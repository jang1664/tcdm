==> flow/design.v <==
interface mem_intf #(
    parameter ADDR_WIDTH = 32,
    parameter DATA_WIDTH = 32,
    parameter bit RVALID_ASSERT = 1'b1,
    parameter bit REQ_HOLD_ASSERT = 1'b1,
    parameter bit RDATA_HOLD_ASSERT = 1'b1
) (
    input logic clk
);
  logic                      req;
  logic                      gnt;
  logic [    ADDR_WIDTH-1:0] addr;
  logic                      wen;
  logic [(DATA_WIDTH/8)-1:0] be;
  logic [    DATA_WIDTH-1:0] data;
  logic [    DATA_WIDTH-1:0] r_data;
  logic                      r_valid;
  logic                      r_ready;
  modport master(output req, addr, wen, be, data, r_ready, input gnt, r_data, r_valid);
  modport slave(input req, addr, wen, be, data, r_ready, output gnt, r_data, r_valid);
  modport monitor(input req, addr, wen, be, data, gnt, r_data, r_valid, r_ready);
endinterface   
interface stream_intf (
    input logic clk
);
  parameter int unsigned DATA_WIDTH = 32;   
  parameter int unsigned STRB_WIDTH = (DATA_WIDTH+7) / 8;
  logic                  valid;
  logic                  ready;
  logic [DATA_WIDTH-1:0] data;
  logic [STRB_WIDTH-1:0] strb;
  modport source(output valid, data, strb, input ready);
  modport sink(input valid, data, strb, output ready);
  modport monitor(input valid, data, strb, ready);
endinterface   
interface mem_intf_v2 #(
    parameter ADDR_WIDTH = 32,
    parameter DATA_WIDTH = 32,
    parameter FLAG_WIDTH = 1
) (
    input logic clk
);
  logic                      req;
  logic                      gnt;
  logic [    ADDR_WIDTH-1:0] addr;
  logic                      wen;
  logic [(DATA_WIDTH/8)-1:0] be;
  logic [    DATA_WIDTH-1:0] data;
  logic [    DATA_WIDTH-1:0] r_data;
  logic                      r_valid;
  logic                      r_ready;
  logic [    FLAG_WIDTH-1:0] flag;
  modport master(output req, addr, wen, be, data, flag, r_ready, input gnt, r_data, r_valid);
  modport slave(input req, addr, wen, be, data, flag, r_ready, output gnt, r_data, r_valid);
  modport monitor(input req, addr, wen, be, data, gnt, r_data, r_valid, flag, r_ready);
endinterface   
package mem_pkg;
  typedef struct packed {
    logic empty;
    logic full;
    logic [7:0] push_pointer;
    logic [7:0] pop_pointer;
  } flags_fifo_t;
  typedef struct packed {
    logic [31:0] idx;
    logic [31:0] start_addr;
    logic [31:0] end_addr;
  } addr_map_rule_t;
endpackage
package sram_type_pkg;
  typedef enum logic {
    TECH_FDSOI = 1'b0,
    TECH_LPP   = 1'b1
  } tech_e;
  typedef enum logic {
    TYPE1_RA = 1'b0,   
    TYPE1_RS = 1'b1    
  } type1_e;
  typedef enum logic {
    TYPE2_HD = 1'b0,   
    TYPE2_HS = 1'b1    
  } type2_e;
  typedef enum logic {
    VTH_L = 1'b0,      
    VTH_R = 1'b1       
  } vth_e;
  typedef enum logic {
    WMASK_DISABLE = 1'b0,
    WMASK_ENABLE  = 1'b1
  } wmask_e;
endpackage
module resp_demux #(
  parameter int unsigned NUM_OUTPUTS = 4,
  parameter int unsigned DATA_WIDTH = 32
)(
  input logic clk_i,
  input logic resetn_i,
  input logic req_i,
  input logic gnt_i,
  input logic [$clog2(NUM_OUTPUTS)-1:0] master_idx_i,
  input logic [DATA_WIDTH-1:0] rdata_i,
  input logic rvalid_i,
  output logic rready_o,
  input logic [NUM_OUTPUTS-1:0] wen_i,
  input logic [NUM_OUTPUTS-1:0] rready_i,
  output logic [NUM_OUTPUTS-1:0][DATA_WIDTH-1:0] rdata_o,
  output logic [NUM_OUTPUTS-1:0] rvalid_o
);
  logic [$clog2(NUM_OUTPUTS)-1:0] service_master_idx;
  always_ff @(posedge clk_i, negedge resetn_i) begin
    if(~resetn_i) begin
      service_master_idx <= '0;
    end else begin
      if(req_i & gnt_i & ~wen_i[master_idx_i]) begin
        service_master_idx <= master_idx_i;
      end
    end
  end
  assign rready_o = rready_i[service_master_idx];
  always_comb begin
    rdata_o = '0;
    rdata_o[service_master_idx] = rdata_i;
    rvalid_o = '0;
    rvalid_o[service_master_idx] = rvalid_i;
  end
endmodule
## From RTL to reports: resp_demux

Tool output for the design above, in the order of the flow.
Lines are those of the file above, counted from 1.
A cell with - has no value.

| set-up | value |
|---|---|
| top module | resp_demux |
| clock input | clk_i |
| cell library | sky130hd |
| timing corner | tt_025C_1v80 |

## Word-level counts

Counts by Yosys on the flattened word-level netlist (proc, flatten, opt, wreduce; memories kept). Register bits leave out memories and registers merged into their read ports (data or address); mux counts leave out enables and synchronous resets folded into registers. Print and check cells are left out. Cells with the same type and inputs are merged into one.

| word-level totals | value |
|---|---|
| memories | 0 |
| bits of input ports | 47 |
| bits in read-only memories | 0 |
| memory bits (writable) | 0 |
| word-level cells | 10 |
| flip-flop bits (word level) | 2 |
| bits in latches | 0 |
| output and inout port bits | 133 |
| clocked read ports x word width | 0 |

| operators by class | value |
|---|---|
| shifts and indexed selects | 4 |
| multiplexer cells | 0 |
| bitwise logic cells | 3 |
| reductions and logical operators | 0 |
| div/mod/pow operators | 0 |
| multiply operators | 0 |
| add/sub/neg operators | 2 |
| eq/ne operators | 0 |
| order comparisons | 0 |

Operators by type and width:

| operator | number |
|---|---|
| variable shift 32 x 33 -> 128 bit | 1 |
| negator 7 -> 33 bit | 1 |
| variable part select 4 x 2 -> 1 bit | 2 |
| variable shift 1 x 3 -> 4 bit | 1 |
| negator 2 -> 3 bit | 1 |
| bitwise AND 1 bit | 2 |
| NOT 1 bit | 1 |

## Logic depth

Longest topological path by Yosys (ltp), each cell counted once; first at word level (registers and memories cut), then after technology mapping (sequential cells cut; the memories' decode and read muxes count).

| depth | value |
|---|---|
| depth after elaboration | 3 |
| ABC_AREA | 0 |
| depth in mapped cells | 7 |
| mapped depth without buffers | 5 |

## Mapped cells and area

The flow's flattened synthesis, as Yosys stat reports it; memories are mapped. The netlist is that of the ABC_AREA named above (0 if unset); the other value can give another one.
The area totals of this step are shown rounded.

| synthesis totals | value |
|---|---|
| buffer cells | 11 |
| synthesis area | 1251 um2 |
| sequential area | 50.0 um2 |
| mapped flip-flops | 2 |
| cells in the netlist | 168 |

Cell types:

| cell type | number | total area (um2) |
|---|---|---|
| sky130_fd_sc_hd__and2_1 | 107 | 669.392 |
| sky130_fd_sc_hd__and2_2 | 21 | 157.651 |
| sky130_fd_sc_hd__dfrtp_1 | 2 | 50.048 |
| sky130_fd_sc_hd__nor4b_4 | 2 | 47.546 |
| sky130_fd_sc_hd__buf_6 | 4 | 45.043 |
| sky130_fd_sc_hd__nor3b_4 | 2 | 37.536 |
| sky130_fd_sc_hd__ha_1 | 2 | 25.024 |
| sky130_fd_sc_hd__mux2_2 | 2 | 22.522 |
| sky130_fd_sc_hd__mux4_2 | 1 | 22.522 |
| sky130_fd_sc_hd__clkbuf_2 | 4 | 20.019 |
| sky130_fd_sc_hd__and4bb_4 | 1 | 16.266 |
| sky130_fd_sc_hd__buf_4 | 2 | 15.014 |
| sky130_fd_sc_hd__and4bb_2 | 1 | 12.512 |
| sky130_fd_sc_hd__nor2b_1 | 2 | 12.512 |
| sky130_fd_sc_hd__a2111o_1 | 1 | 11.261 |
| sky130_fd_sc_hd__and2b_4 | 1 | 10.01 |
| sky130_fd_sc_hd__nor4bb_1 | 1 | 10.01 |
| sky130_fd_sc_hd__o2bb2ai_1 | 1 | 8.758 |

Other cell types: 10; their cells: 11.

## Worst setup path after synthesis

OpenSTA on the mapped netlist: ideal clock, no wires. The path of least setup slack (recovery checks aside). Input and output delay are each 20% of the period. Register names are those of the netlist, which keeps one name where synthesis merged equal registers.

| path post-synthesis | value |
|---|---|
| path type | register to output |
| start point | register service_master_idx[0] |
| end point | output port rdata_o |
| required time | 1.832 ns |
| period | 2.29 ns |
| delay of the path | 1.720 ns |
| output delay | 0.458 ns |
| driving pins on the path | 8 |
| setup slack | 0.112 ns |
| arrival | 1.720 ns |
| launch time at the first pin | 0.000 ns |
| buffers on the path | 2 |
| period reached after synthesis | 2.178 ns |

"delay of the path" is the arrival time less input delay plus setup time.
At an output port there is no setup time.
"driving pins on the path": output pins that drive a net of the path, with the launching flip-flop's if there is one; two outputs of one cell count as two.
"period reached after synthesis" = period - worst setup slack (recovery checks aside). The figure is calculated, with input and output delays left at 20% of the set period.
Where an end lacks its bit number, it is one bit of the signal, or one of the new flip-flops if synthesis recoded a state register.
The rows between start and end are the longest chain of elaborated cells between them; the timing report does not say that the signal goes this way. Where chains are equally long, one stands for them.
Each line given opens the expression or statement behind the cell; cells for indexed reads and writes are added by Yosys, which also makes memories of some case tables.

| on the way, post-synthesis | value |
|---|---|
| cell sequence | sky130_fd_sc_hd__dfrtp_1 > sky130_fd_sc_hd__buf_4 > sky130_fd_sc_hd__inv_2 > sky130_fd_sc_hd__ha_1 > sky130_fd_sc_hd__nor3b_4 > sky130_fd_sc_hd__and2b_4 > sky130_fd_sc_hd__buf_6 > sky130_fd_sc_hd__and2_1 |
| length of the longest elaborated chain | 2 |
| elaborated cells on any way between the ends | 2 |
| source lines of those cells | 1 |
| classes of those cells | add/sub: 1; shift: 1 |

Ends and longest elaborated chain, post-synthesis:

| what | RTL line | text |
|---|---|---|
| from (decl) | 109 | `logic [$clog2(NUM_OUTPUTS)-1:0] service_master_idx;` |
| from (assign) | 112 | `service_master_idx <= '0;` |
| from (assign) | 115 | `service_master_idx <= master_idx_i;` |
| negator 7 -> 33 bit | 122 | `rdata_o[service_master_idx] = rdata_i;` |
| variable shift 32 x 33 -> 128 bit | 122 |  |
| to (decl) | 106 | `output logic [NUM_OUTPUTS-1:0][DATA_WIDTH-1:0] rdata_o,` |

FLOW RESULTS
============

Stored flow runs of resp_demux (2 of them; Yosys, OpenROAD, sky130hd). They differ in their settings and are not a sequence. Constraints: input delay and output delay 20% of the set period each, output load 0.01 pF.

#### Run A

| setting | value |
|---|---|
| period_ns | `1.55` |
| CORE_UTILIZATION | `60` |
| SETUP_SLACK_MARGIN | `0.23` |
| PLACE_DENSITY_LB_ADDON | `0.18` |
| CORE_ASPECT_RATIO | `0.59` |
| CORE_MARGIN | `6` |
| GPL_TIMING_DRIVEN | `1` |
| CAP_MARGIN | `10` |
| SLEW_MARGIN | `30` |
| MIN_ROUTING_LAYER | `met2` |
| MAX_ROUTING_LAYER | `met5` |

Unfinished; error FLW-0024 in placement.

#### Run B

| setting | value |
|---|---|
| period_ns | `3.15` |
| CAP_MARGIN | `20` |
| CORE_MARGIN | `2` |
| CORE_UTILIZATION | `40` |
| SLEW_MARGIN | `20` |

Unfinished; error GPL-0301 in placement.
